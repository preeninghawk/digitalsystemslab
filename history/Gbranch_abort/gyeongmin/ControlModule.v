==> flow/design.v <==
module ComputeModule(
    input CLK,
    input START,                     
    input [7:0] dataA,               
    input [7:0] dataB,               
    output reg [15:0] result,        
    output reg DONE                  
);
    reg [2:0] counter;               
    reg [15:0] accumulator;          
    reg computing;                   
    initial begin
        result = 0;
        DONE = 0;
        counter = 0;
        accumulator = 0;
        computing = 0;
    end
    always @(posedge CLK) begin
        if (START && !computing) begin
            computing <= 1;
            counter <= 0;
            accumulator <= 0;
            DONE <= 0;
        end
        else if (computing) begin
            accumulator <= accumulator + (dataA * dataB);
            counter <= counter + 1;
            if (counter == 7) begin
                result <= accumulator + (dataA * dataB);   
                DONE <= 1;
                computing <= 0;
            end
        end
    end
endmodule
`timescale 1ns / 1ps
module ControlModule(
    input CLK,
    input WR_EN,
    input RD_EN,
    input selectAB,
    input [7:0] keyIn,
    input START_COMP,
    output [15:0] dot_result,
    output comp_done,
    output doneA,
    output doneB
);
    wire [7:0] readDataA;
    wire [7:0] readDataB;
    InputModule inputMod(
        .CLK(CLK),
        .WR_EN(WR_EN),
        .RD_EN(RD_EN),
        .selectAB(selectAB),
        .keyIn(keyIn),
        .readDataA(readDataA),
        .readDataB(readDataB),
        .doneA(doneA),
        .doneB(doneB)
    );
    ComputeModule compute(
        .CLK(CLK),
        .START(START_COMP),
        .dataA(readDataA),
        .dataB(readDataB),
        .result(dot_result),
        .DONE(comp_done)
    );
endmodule
`timescale 1ns / 1ps
module InputModule(
    input CLK,
    input WR_EN,
    input RD_EN,
    input selectAB,
    input [7:0] keyIn,
    output reg [7:0] readDataA,
    output reg [7:0] readDataB,
    output reg doneA,
    output reg doneB
);
    reg [7:0] vectorA [0:7];
    reg [7:0] vectorB [0:7];
    integer indexA;
    integer indexB;
    integer readIndex;
    integer i;
    initial begin
        indexA = 0;
        indexB = 0;
        readIndex = 0;
        doneA = 0;
        doneB = 0;
        readDataA = 0;
        readDataB = 0;
        for (i = 0; i < 8; i = i + 1) begin
            vectorA[i] = 0;
            vectorB[i] = 0;
        end
    end
    always @(posedge CLK) begin
        if (WR_EN) begin
            if (selectAB == 0) begin
                vectorA[indexA] <= keyIn;
                indexA <= indexA + 1;
                if (indexA == 7) begin   
                    doneA <= 1;
                end
            end else begin
                vectorB[indexB] <= keyIn;
                indexB <= indexB + 1;
                if (indexB == 7) begin   
                    doneB <= 1;
                end
            end
        end
        else if (RD_EN) begin
            readDataA <= vectorA[readIndex];
            readDataB <= vectorB[readIndex];
            readIndex <= readIndex + 1;
            if (readIndex == 7) begin
                readIndex <= 0;   
            end
        end
    end
    task printA;
        integer j;
        begin
            $display("---- DUMP VECTOR A ----");
            for (j = 0; j < 8; j = j + 1)
                $display("A[%0d] = %d", j, vectorA[j]);
        end
    endtask
    task printB;
        integer j;
        begin
            $display("---- DUMP VECTOR B ----");
            for (j = 0; j < 8; j = j + 1)
                $display("B[%0d] = %d", j, vectorB[j]);
        end
    endtask
endmodule
# Tool chain data of ControlModule
# What the tools print for ControlModule, step after step.
# Line numbers count from 1 in the design file above.
# A cell with -- has no value.
# inputs
top_module	ControlModule
clock_port	CLK
library	sky130hd
pvt_corner	tt_025C_1v80

# Word-level counts
# Yosys after proc, flatten, opt, wreduce and memory -nomap, before mapping. Enables and synchronous resets that opt folds into registers are not counted as muxes. Memory bits, and registers merged into a memory's read port (data or address), are not among the register bits. Print and check cells are not counted. Equal cells are merged and count once.
# Yosys's memory passes give these memory sizes; they may raise the number of words (mostly to a power of two), join words into wider ones and drop unused or constant bits.
# word_totals
regBits	135
mem_bits_rw	128
clocked_rd_ports_x_width	16
mem_count	2
out_inout_bits	19
# mem_list
memory	size	width	read_ports	write_ports	line	rtl
inputMod.vectorA	8	8	1	1	84	reg [7:0] vectorA [0:7];
inputMod.vectorB	8	8	1	1	85	reg [7:0] vectorB [0:7];
# op_classes
addsub	5
n_mul	1
eq_ne	4
n_mux	14
bitwise	3
reduce_and_logical	9
# op_table
cell	count
8-bit by 8-bit multiplier with 16-bit output	1
32-bit by 2-bit adder with 32-bit output with constant B	3
32-bit by 4-bit == test with 1-bit output with constant B	3
8-bit 2-to-1 mux	4
16-bit adder	1
3-bit 2-to-1 mux	4
3-bit AND reduction	3
2-bit AND reduction	4
1-bit 2-to-1 mux	6
1-bit NOT	3
3-bit by 1-bit adder with 3-bit output with constant B	1
3-bit == test with constant B	1
1-bit logical AND	1
1-bit logical NOT	1

# Depth
# Yosys ltp: most cells in a row. Word level: on the elaborated netlist, between registers, memories and ports. Mapped: between sequential cells and ports; inverters and the memories' decode and read muxes count.
# logic_depth
word_depth	4
ABC_AREA	1
ltp_mapped	22
depth_no_buf	21

# Synthesis result
# Yosys stat after the flow's synthesis: flattened, memories mapped to cells. It holds for the ABC_AREA given above (unset counts as 0); a run with the other value may have another netlist.
# Totals and module areas in this step are rounded.
# synth_totals
stdcells	1555
synth_area_um2	15200
seqArea_um2	8170
ff_cells	279
buffers	43
# by_type
type	count
sky130_fd_sc_hd__edfxtp_1	258
sky130_fd_sc_hd__nand2_1	355
sky130_fd_sc_hd__fa_1	50
sky130_fd_sc_hd__inv_1	235
sky130_fd_sc_hd__nor2_1	200
sky130_fd_sc_hd__xor2_1	64
sky130_fd_sc_hd__ha_1	40
sky130_fd_sc_hd__dfxtp_1	21
sky130_fd_sc_hd__o32ai_1	32
sky130_fd_sc_hd__nor3_1	50
sky130_fd_sc_hd__nand3_1	48
sky130_fd_sc_hd__xnor2_1	24
sky130_fd_sc_hd__o21ai_0	41
sky130_fd_sc_hd__nand4_1	22
sky130_fd_sc_hd__clkbuf_1	30
sky130_fd_sc_hd__nor4_1	12
sky130_fd_sc_hd__nand3b_1	8
sky130_fd_sc_hd__nor3_2	5
# Other cell types: 18; their cells: 60.

# Timing after synthesis
# Source: OpenSTA report_checks on the synthesized netlist (no wires, ideal clock, input and output delay 20% of the period each), path of least setup slack; recovery checks are left aside. Register names are those of the netlist, which keeps one name where synthesis merged equal registers.
# synth_path
path_type	register -> register
start	reg inputMod.readDataA[4]
end	reg compute.result[13]
tclk_ns	4.9
launch_ns	0.000
arrival_time_ns	3.751
required_ns	4.645
slack_ns	0.894
path_delay_ns	4.006
path_stages	16
period_less_setup_slack_ns	4.006
# "path_delay_ns" is the arrival time less input delay plus setup time.
# "path_stages" counts driving pins, that of a launching flip-flop among them; a cell with two outputs on the path counts twice.
# "period_less_setup_slack_ns" is the clock period less the worst setup slack; recovery checks do not enter. This is arithmetic on one report: input and output delays are still those of the set period (20% each).
# The rows between start and end are the longest chain of elaborated cells between them; the timing report does not say that the signal goes this way. Where chains are equally long, one stands for them.
# Each line given opens the expression or statement behind the cell; cells for indexed reads and writes are added by Yosys, which also makes memories of some case tables.
# synth_between
cell_sequence	sky130_fd_sc_hd__edfxtp_1 sky130_fd_sc_hd__clkbuf_1 sky130_fd_sc_hd__nand2_1 sky130_fd_sc_hd__fa_1 sky130_fd_sc_hd__inv_1 sky130_fd_sc_hd__fa_1 sky130_fd_sc_hd__inv_1 sky130_fd_sc_hd__fa_1 sky130_fd_sc_hd__fa_1 sky130_fd_sc_hd__inv_1 sky130_fd_sc_hd__ha_1 sky130_fd_sc_hd__nand2_1 sky130_fd_sc_hd__inv_1 sky130_fd_sc_hd__a21oi_1 sky130_fd_sc_hd__nand4_1 sky130_fd_sc_hd__and2_1
elab_chain_cells	2
cells_between	2
# synth_rtl
item	line	rtl
from (decl)	79	output reg [7:0] readDataA,
8-bit by 8-bit multiplier with 16-bit output	30	result <= accumulator + (dataA * dataB);
16-bit adder	30
to (assign)	30
to (decl)	6	output reg [15:0] result,

# Timing after layout
# Path of least setup slack in the final report of run 1 (OpenROAD, finished layout, wires in). Where an end is a register, its clock arrival counts in the times.
# layout_path
path_type	register -> register
start	reg inputMod.readDataB[4]
end	reg compute.result[13]
tclk_ns	4.96
launch_ns	0.58
arrival_time_ns	4.44
required_ns	5.31
slack_ns	0.86
path_stages	17
# The rows between start and end are the longest chain of elaborated cells between them; the timing report does not say that the signal goes this way. Where chains are equally long, one stands for them.
# layout_between
cell_sequence	sky130_fd_sc_hd__edfxtp_1 sky130_fd_sc_hd__buf_4 sky130_fd_sc_hd__nand2_1 sky130_fd_sc_hd__fa_1 sky130_fd_sc_hd__inv_1 sky130_fd_sc_hd__fa_1 sky130_fd_sc_hd__fa_1 sky130_fd_sc_hd__inv_1 sky130_fd_sc_hd__fa_1 sky130_fd_sc_hd__inv_2 sky130_fd_sc_hd__ha_4 sky130_fd_sc_hd__nand2_4 sky130_fd_sc_hd__nor2_4 sky130_fd_sc_hd__nand3_4 sky130_fd_sc_hd__nand3_2 sky130_fd_sc_hd__nand2_2 sky130_fd_sc_hd__and2_4
elab_chain_cells	2
cells_between	2
# layout_rtl
item	line	rtl
from (decl)	80	output reg [7:0] readDataB,
8-bit by 8-bit multiplier with 16-bit output	30	result <= accumulator + (dataA * dataB);
16-bit adder	30
to (assign)	30
to (decl)	6	output reg [15:0] result,

# Below are 2 stored runs of the flow (Yosys, OpenROAD; platform sky130hd) on ControlModule, each with its settings and what was measured, unordered. Constraints: input delay and output delay 20% of the set period each, output load 0.01 pF.
# "achieved_clock_period_ns" means the clock period less the worst setup slack. The figure is calculated, with input and output delays left at 20% of the set period.
# "critical_path_time_ns" = time allowed to the worst setup path (clock period - input delay - output delay, where it has them) - its slack; a late launch clock adds to it, a late capture clock takes from it.
# "design_power_uw" is the tool's figure for a default switching activity; nothing was simulated.
# Results are given in rounded form.
# A setting shown as . is not set for that run.
run	period_ns	CORE_UTILIZATION	SETUP_SLACK_MARGIN	PLACE_DENSITY_LB_ADDON	CORE_ASPECT_RATIO	CORE_MARGIN	CELL_PAD_IN_SITES_GLOBAL_PLACEMENT	CELL_PAD_IN_SITES_DETAIL_PLACEMENT	ABC_AREA	CTS_CLUSTER_DIAMETER	CAP_MARGIN	SLEW_MARGIN	synthArea_um2	die_footprint_um2	finish.stdcell_area_um2	final_util_pct	ws_setup_ns	setupTns_ns	holdWs_ns	design_power_uw	achieved_clock_period_ns	critical_path_time_ns	critical_path_type
run 1	4.96	25	0.84	0.21	1.81	10	3	0	1	253	5	20	15200	71500	18100	30.1	0.863	0.000	0.459	9810	4.097	4.10	register -> register
run 2	3.23	59	0.57	0.21	.	9	.	.	1	267	20	20	15200	31900	18000	71.4	-0.811	-14.2	0.457	15700	4.041	4.04	register -> register
